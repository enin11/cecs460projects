==> flow/design.v <==
`timescale 1ns / 1ps
module bit_time_counter(input clk, rst, doit,
								input [18:0] k,
								output btu);
	reg [18:0] bitTimeCounter, bitTimeCount;	
	assign btu = (bitTimeCounter == k);
	always @ (posedge clk, posedge rst)
		begin
			if (rst)
				bitTimeCounter <= 19'b0;
			else
				bitTimeCounter <= bitTimeCount;
		end
	always @ (*)
		begin
			case ({doit, btu})
				2'b00 : bitTimeCount = 19'b0;
				2'b01 : bitTimeCount = 19'b0;
				2'b10 : bitTimeCount = bitTimeCounter + 19'b1;
				2'b11 : bitTimeCount = 19'b0;
				default: bitTimeCount = 19'b0;
			endcase	
		end							
endmodule
== Step by step through the tools: bit_time_counter ==
What the tools print for bit_time_counter, step after step.
Lines are those of the file above, counted from 1.
The mark n/a stands for no value.
Design
  design top: bit_time_counter
  clock port: clk
  cell library: sky130hd
  corner: tt_025C_1v80

== Word level ==
Yosys after proc, flatten, opt, wreduce and memory -nomap, before mapping. Enables and synchronous resets that opt folds into registers are not counted as muxes. Memory bits, and registers merged into a memory's read port (data or address), are not among the register bits. Print and check cells are not counted. Equal cells are merged and count once.
Word-level totals
  register bits: 19
  bits of input ports: 22
  output and inout bits: 1
  cells after elaboration: 9
Cells by class
  add/sub/neg operators: 1
  equality and inequality tests: 4
  multiplexer cells: 1
  reduce/logical cells: 2
Operator list (number)
  19-bit case mux with 2-bit select: 1
  19-bit by 1-bit adder with 19-bit output with constant B: 1
  19-bit equality test: 1
  2-bit equality test with constant B: 2
  3-bit OR reduction: 1
  2-bit by 1-bit equality test with 1-bit output with constant B: 1
  2-bit zero test: 1

== Depth ==
Depth = most cells in a row (Yosys ltp): at word level without a register or memory, in the mapped netlist without a sequential cell, where the memories' decode and read muxes count.
Depth
  depth in word-level cells: 4
  ABC_AREA: 0
  gate-level depth with buffers: 6
  mapped depth without buffers: 5

== Netlist ==
Yosys stat after the flow's synthesis: flattened, memories mapped to cells. It holds for the ABC_AREA given above (unset counts as 0); a run with the other value may have another netlist.
Mapped netlist
  standard cells after synthesis: 136
  chip area (Yosys): 1305.0 sq um
  area of sequential cells: 475.5 sq um
  flip-flops: 19
  buffer cells: 12
Cells by type
  sky130_fd_sc_hd__dfrtp_1: number 19, area in all 475.456 sq um
  sky130_fd_sc_hd__xnor2_1: number 28, area in all 245.235 sq um
  sky130_fd_sc_hd__a211oi_1: number 14, area in all 105.101 sq um
  sky130_fd_sc_hd__xor2_1: number 5, area in all 43.792 sq um
  sky130_fd_sc_hd__nand4_1: number 6, area in all 37.536 sq um
  sky130_fd_sc_hd__inv_1: number 8, area in all 30.029 sq um
  sky130_fd_sc_hd__o41ai_1: number 3, area in all 26.275 sq um
  sky130_fd_sc_hd__nor3_1: number 5, area in all 25.024 sq um
  sky130_fd_sc_hd__nor4_1: number 4, area in all 25.024 sq um
  sky130_fd_sc_hd__nand4_4: number 1, area in all 21.27 sq um
  sky130_fd_sc_hd__a21oi_1: number 4, area in all 20.019 sq um
  sky130_fd_sc_hd__nand3_1: number 4, area in all 20.019 sq um
  sky130_fd_sc_hd__nand3_2: number 2, area in all 20.019 sq um
  sky130_fd_sc_hd__nand2_1: number 5, area in all 18.768 sq um
  sky130_fd_sc_hd__o2111ai_1: number 2, area in all 17.517 sq um
  sky130_fd_sc_hd__buf_2: number 3, area in all 15.014 sq um
  sky130_fd_sc_hd__clkbuf_1: number 4, area in all 15.014 sq um
  sky130_fd_sc_hd__clkbuf_2: number 3, area in all 15.014 sq um
Other cell types: 14; their cells: 16.

== Worst setup path after synthesis ==
Path of least setup slack by OpenSTA after synthesis, without wires, with an ideal clock, recovery checks aside; 20% of the period is set as input and as output delay. Where synthesis merged equal registers, the netlist keeps one of their names.
Timing post-synthesis
  path type: register to output
  from: register bitTimeCounter[16]
  to: output port btu
  clock period: 1.9 ns
  output delay: 0.380 ns
  launch time at the first pin: 0.000 ns
  arrival: 1.466 ns
  required time: 1.520 ns
  setup slack: 0.054 ns
  delay of the path: 1.466 ns
  driving pins on the path: 7
  buffers on the path: 2
  synthesis period reached: 1.846 ns
"delay of the path" = arrival - input delay + setup time.
At an output port there is no setup time.
"driving pins on the path" counts driving pins, that of a launching flip-flop among them; a cell with two outputs on the path counts twice.
"synthesis period reached" = period - worst setup slack (recovery checks aside). The figure is calculated, with input and output delays left at 20% of the set period.
Between the ends stands the longest chain of elaborated cells between them, by number of cells; it is not shown to be the way that was timed. Of several equally long chains one is given.
A line is the first line of the expression or statement that the cell stems from. Yosys adds cells for indexed reads and writes and turns some case tables into memories.
Between the ends, post-synthesis
  cells stage by stage: sky130_fd_sc_hd__dfrtp_1 > sky130_fd_sc_hd__clkbuf_1 > sky130_fd_sc_hd__xnor2_1 > sky130_fd_sc_hd__nand4_1 > sky130_fd_sc_hd__nor4_1 > sky130_fd_sc_hd__buf_2 > sky130_fd_sc_hd__and2_1
  cells in the longest elaborated chain: 1
  elaborated cells between the ends (all ways): 1
  source lines of those cells: 1
  those cells by class: eq/ne: 1
Ends and longest elaborated chain, post-synthesis
  start: declaration: line 5  | reg [18:0] bitTimeCounter, bitTimeCount;
  start: assignment: line 10  | bitTimeCounter <= 19'b0;
  start: assignment: line 12  | bitTimeCounter <= bitTimeCount;
  19-bit equality test: line 6  | assign btu = (bitTimeCounter == k);
  end: declaration: line 4  | output btu);

== Worst path after layout ==
Path of least setup slack in the final report of run A (OpenROAD, finished layout, wires in). Where an end is a register, its clock arrival counts in the times.
Timing post-layout
  path type: register to output
  from: register bitTimeCounter[18]
  to: output port btu
  clock period: 1.26 ns
  output delay: 0.25 ns
  launch time at the first pin: 0.26 ns
  arrival: 1.78 ns
  required time: 1.01 ns
  setup slack: -0.77 ns
  driving pins on the path: 7
  buffers on the path: 2
Between the ends stands the longest chain of elaborated cells between them, by number of cells; it is not shown to be the way that was timed. Of several equally long chains one is given.
Between the ends, post-layout
  cells stage by stage: sky130_fd_sc_hd__dfrtp_1 > sky130_fd_sc_hd__xnor2_1 > sky130_fd_sc_hd__nand4_1 > sky130_fd_sc_hd__nor4_2 > sky130_fd_sc_hd__buf_4 > sky130_fd_sc_hd__and2_4 > sky130_fd_sc_hd__buf_6
  cells in the longest elaborated chain: 1
  elaborated cells between the ends (all ways): 1
  source lines of those cells: 1
  those cells by class: eq/ne: 1
Ends and longest elaborated chain, post-layout
  start: declaration: line 5  | reg [18:0] bitTimeCounter, bitTimeCount;
  start: assignment: line 10  | bitTimeCounter <= 19'b0;
  start: assignment: line 12  | bitTimeCounter <= bitTimeCount;
  19-bit equality test: line 6  | assign btu = (bitTimeCounter == k);
  end: declaration: line 4  | output btu);

==> results <==
2 stored runs of bit_time_counter in the flow (synthesis by Yosys, layout by OpenROAD, sky130hd cells), in arbitrary order. Constraints: input delay and output delay 20% of the set period each, output load 0.01 pF.
"achieved clock period": clock period set for the run, less the worst setup slack. It is reckoned from that one timing run; input and output delays stay at 20% of the period that was set.
"worst setup path time" means the part of the period allowed to the worst setup path (the constraints hold back 20% at inputs and 20% at outputs) less its slack; where the path has registers, the arrival times of their clocks count too.
"power": no workload was simulated; the value follows from the tool's default switching activity.

Run A
==> flow/run.sh <==
#!/bin/bash
# the make line also repeats the synthesis and layout settings of config.mk as NAME=value (left out here)
make -C /OpenROAD-flow-scripts/flow DESIGN_CONFIG=/design/flow/config.mk WORK_HOME=/design/flow/orfs CLKGATE_MAP_FILE= finish
==> flow/config.mk <==
export PLATFORM = sky130hd
export DESIGN_NAME = bit_time_counter
export DESIGN_NICKNAME = bit_time_counter
export VERILOG_FILES = /design/flow/design.v
export SDC_FILE = /design/flow/constraint.sdc
export NUM_CORES = 4
export LEC_CHECK = 0
export CAP_MARGIN = 20
export CORE_ASPECT_RATIO = 0.64
export CORE_MARGIN = 2
export CORE_UTILIZATION = 34
export CTS_CLUSTER_SIZE = 83
export GPL_TIMING_DRIVEN = 0
export PLACE_DENSITY = 0.72
export SETUP_SLACK_MARGIN = 0.27
export SLEW_MARGIN = 20
export TNS_END_PERCENT = 40
==> flow/constraint.sdc <==
create_clock -name core_clock -period 1.26 [get_ports {clk}]
set_input_delay 0.2520 -clock core_clock [delete_from_list [all_inputs] [get_ports {clk}]]
set_output_delay 0.2520 -clock core_clock [all_outputs]
set_load 0.01 [all_outputs]

==> results of run A <==
chip area after synthesis (Yosys): 1305.0 sq um
die area: 4361.9 sq um
standard-cell area of the final layout: 1949.4 sq um
utilization: 54.9%
worst setup slack after layout: -0.773 ns
total negative slack: -8.708 ns
power: 1.296 mW
achieved clock period: 2.033 ns
worst setup path time: 1.78 ns
worst setup path kind: register to output

Run B
==> flow/run.sh <==
#!/bin/bash
# the make line also repeats the synthesis and layout settings of config.mk as NAME=value (left out here)
make -C /OpenROAD-flow-scripts/flow DESIGN_CONFIG=/design/flow/config.mk WORK_HOME=/design/flow/orfs CLKGATE_MAP_FILE= finish
==> flow/config.mk <==
export PLATFORM = sky130hd
export DESIGN_NAME = bit_time_counter
export DESIGN_NICKNAME = bit_time_counter
export VERILOG_FILES = /design/flow/design.v
export SDC_FILE = /design/flow/constraint.sdc
export NUM_CORES = 4
export LEC_CHECK = 0
export CAP_MARGIN = 20
export CORE_MARGIN = 2
export CORE_UTILIZATION = 68
export SLEW_MARGIN = 20
==> flow/constraint.sdc <==
create_clock -name core_clock -period 2.29 [get_ports {clk}]
set_input_delay 0.4580 -clock core_clock [delete_from_list [all_inputs] [get_ports {clk}]]
set_output_delay 0.4580 -clock core_clock [all_outputs]
set_load 0.01 [all_outputs]

==> results of run B <==
chip area after synthesis (Yosys): 1305.0 sq um
die area: 2285.3 sq um
standard-cell area of the final layout: 1676.6 sq um
utilization: 95.0%
worst setup slack after layout: -0.050 ns
total negative slack: -0.050 ns
power: 0.6229 mW
achieved clock period: 2.340 ns
worst setup path time: 1.42 ns
worst setup path kind: input to output
